==> flow/design.v <==
`timescale 1ns / 1ps
module fir_moving_avg_filter
#(
	parameter AVE_DATA_NUM = 5'd8,
	parameter AVE_DATA_BIT = 5'd3
)
(
	input              reset_n,
	input              clk,
	input      [15 :0] noisy,
	output reg [15 :0] filtered_scaled,
	output reg [15 :0] noisy_scaled
);
reg [15:0] data_reg [AVE_DATA_NUM-1:0];
reg [7 :0] temp_i;
always @ (posedge clk or negedge reset_n)
if(!reset_n)
	for (temp_i=0; temp_i<AVE_DATA_NUM; temp_i=temp_i+1)
		data_reg[temp_i] <= 'd0;
else
begin
	data_reg[0] <= noisy;
	for (temp_i=0; temp_i<AVE_DATA_NUM-1; temp_i=temp_i+1)
		data_reg[temp_i+1] <= data_reg[temp_i];
end
reg [15:0] sum;
always @ (posedge clk or negedge reset_n)
if (!reset_n)
	sum <= 'd0;
else
	sum <= sum + noisy - data_reg[AVE_DATA_NUM-1];  
always @(posedge clk)
  begin
    noisy_scaled    <= noisy;
    filtered_scaled <= sum ;
  end 
endmodule
* Step by step through the tools: fir_moving_avg_filter *
The steps from the RTL of fir_moving_avg_filter to its reports follow in flow order.
Line numbers count from 1 in the design file above.
Operators carry their Yosys type and port widths (W data, S select, Z words).
Cell names lack the library's common part.
Not given: n/a

design
  design top = fir_moving_avg_filter
  clock port = clk
  library = sky130hd
  corner = tt_025C_1v80

* After elaboration *
Counts by Yosys on the flattened word-level netlist (proc, flatten, opt, wreduce). Print and check cells are left out. Cells with the same type and inputs are merged into one.

operators by class
  muxes and demuxes = 0
  bitwise logic cells = 0
  equality and inequality tests = 0
  divide/modulo/power cells = 0
  shift operators = 0
  add/sub/neg operators = 2
  $mul = 0
  reduce/logical cells = 0
  order comparisons = 0

operators with widths
  cell              number
  $add A16 B16 Y16  1
  $sub A16 B16 Y16  1

word-level totals
  memories = 0
  register bits after elaboration = 176
  word width x clocked read ports = 0
  ROM bits = 0
  elaborated cells = 13
  latch bits = 0
  memory bits (writable) = 0
  output and inout bits = 32
  bits of input ports = 18

* Depth *
Yosys ltp: most cells in a row. Word level: on the elaborated netlist, between registers, memories and ports. Mapped: between sequential cells and ports; inverters and the memories' decode and read muxes count.

logic depth
  depth after elaboration = 2
  ABC_AREA = 0
  mapped depth = 11
  gate-level depth less buffers = 11

* Mapped cells and area *
Yosys stat after the flow's synthesis: flattened, memories mapped to cells. It holds for the ABC_AREA given above (unset counts as 0); a run with the other value may have another netlist.
The area totals of this step are shown rounded.

cell types
  type       number  area in all (um^2)
  dfrtp_1    144     3.6E+03
  dfxtp_1    32      640.614
  fa_1       15      300.288
  inv_1      63      236.477
  ha_1       16      200.192
  xnor2_1    12      105.101
  a21oi_1    14      70.067
  o21ai_0    7       35.034
  nand2_1    8       30.029
  xor2_1     3       26.275
  nand2b_1   4       25.024
  a21o_1     3       22.522
  o211ai_1   3       22.522
  nor2_1     5       18.768
  a41oi_2    1       16.266
  nand3b_1   2       15.014
  o2111ai_2  1       15.014
  a31oi_2    1       12.512

Other cell types: 18; their cells: 20.

mapped netlist
  mapped flip-flops = 176
  buffer cells = 2
  synthesis area = 5500 um^2
  cell count = 354
  area of sequential cells = 4200 um^2

* Timing after synthesis *
OpenSTA on the mapped netlist: ideal clock, no wires. The path of least setup slack (recovery checks aside). Input and output delay are each 20% of the period. Register names are those of the netlist, which keeps one name where synthesis merged equal registers.

timing path post-synthesis
  kind = input to register
  start = input noisy[1]
  end = register sum[12]
  external input delay = 0.780 ns
  data required time = 3.813 ns
  period = 3.9 ns
  stages on the path = 8
  delay of the path = 2.058 ns
  launch time at the first pin = 0.780 ns
  setup slack = 1.063 ns
  arrival = 2.751 ns
  path buffers = 0
  library setup time = 0.087 ns
  period reached after synthesis = 2.837 ns

"delay of the path" = arrival - input delay + setup time.
"stages on the path": output pins that drive a net of the path, with the launching flip-flop's if there is one; two outputs of one cell count as two.
"period reached after synthesis" is the clock period less the worst setup slack; recovery checks do not enter. This is arithmetic on one report: input and output delays are still those of the set period (20% each).
The rows between start and end are the longest chain of elaborated cells between them; the timing report does not say that the signal goes this way. Where chains are equally long, one stands for them.
A line is the first line of the expression or statement that the cell stems from. Yosys adds cells for indexed reads and writes and turns some case tables into memories.

between the ends, post-synthesis
  cell sequence = inv_1 -> fa_1 -> fa_1 -> nand2b_1 -> a21oi_2 -> o2111ai_2 -> or4_1 -> o211ai_1
  cells in the longest elaborated chain = 2
  elaborated cells between the ends (all ways) = 2
  RTL lines with such cells = 1
  those cells by class = add/sub: 2

RTL lines, path post-synthesis
  item              RTL line  text
  start, declared   10        input [15 :0] noisy,
  $add A16 B16 Y16  31        sum <= sum + noisy - data_reg[AVE_DATA_NUM-1];
  $sub A16 B16 Y16  31
  end, assigned     29        sum <= 'd0;
  end, assigned     31
  end, declared     26        reg [15:0] sum;

* Path in the finished layout *
From the final timing report of run 1: the path of least setup slack in the routed layout; clock arrival at registers is part of the times.

timing path post-layout
  kind = register to register
  start = register sum[1]
  end = register sum[13]
  period = 2.36 ns
  launch time at the first pin = 0.52 ns
  arrival = 2.86 ns
  data required time = 2.77 ns
  stages on the path = 10
  path buffers = 0
  setup slack = -0.08 ns
  library setup time = 0.11 ns

The rows between start and end are the longest chain of elaborated cells between them; the timing report does not say that the signal goes this way. Where chains are equally long, one stands for them.

between the ends, post-layout
  cell sequence = dfrtp_1 -> inv_2 -> fa_2 -> inv_2 -> ha_4 -> a211oi_4 -> o211ai_1 -> a41oi_2 -> nand4_1 -> o211a_1
  cells in the longest elaborated chain = 2
  elaborated cells between the ends (all ways) = 2
  RTL lines with such cells = 1
  those cells by class = add/sub: 2

RTL lines, path post-layout
  item              RTL line  text
  start, declared   26        reg [15:0] sum;
  start, assigned   29        sum <= 'd0;
  start, assigned   31        sum <= sum + noisy - data_reg[AVE_DATA_NUM-1];
  $add A16 B16 Y16  31
  $sub A16 B16 Y16  31
  end, assigned     29
  end, assigned     31
  end, declared     26

Data sheet: physical implementation of fir_moving_avg_filter

2 stored runs of fir_moving_avg_filter in the flow (synthesis by Yosys, layout by OpenROAD, sky130hd cells), in arbitrary order. Constraints: input delay and output delay 20% of the set period each, output load 0.01 pF.
"achieved clock period" is the run's clock period less its worst setup slack. It is reckoned from that one timing run; input and output delays stay at 20% of the period that was set.
"time on the worst setup path" = time allowed to the worst setup path (clock period - input delay - output delay, where it has them) - its slack; a late launch clock adds to it, a late capture clock takes from it.
Measured values are rounded.
Settings: - = not set for that run.

name                                    run 1                 run 2
period_ns                               2.36                  2.94
CORE_UTILIZATION                        61                    71
SETUP_SLACK_MARGIN                      0.62                  0.73
PLACE_DENSITY_LB_ADDON                  0.17                  0.29
CORE_MARGIN                             6                     2
CELL_PAD_IN_SITES_DETAIL_PLACEMENT      0                     -
TNS_END_PERCENT                         45                    30
CTS_CLUSTER_SIZE                        68                    -
CTS_CLUSTER_DIAMETER                    323                   220
MIN_ROUTING_LAYER                       met1                  -
MAX_ROUTING_LAYER                       met4                  -
CAP_MARGIN                              20                    20
SLEW_MARGIN                             20                    10
CELL_PAD_IN_SITES_GLOBAL_PLACEMENT      -                     0
GPL_TIMING_DRIVEN                       -                     1
overall die area (um^2)                 12000                 8500
final setup TNS (ns)                    -0.28                 0.000
setup slack of the worst path (ns)      -0.084                0.23
cell area after synthesis (um^2)        5500                  5500
achieved clock period (ns)              2.444                 2.707
final design utilization                0.83                  0.95
time on the worst setup path (ns)       2.44                  2.71
kind of the worst setup path            register to register  register to register
standard-cell area after layout (um^2)  7300                  7200
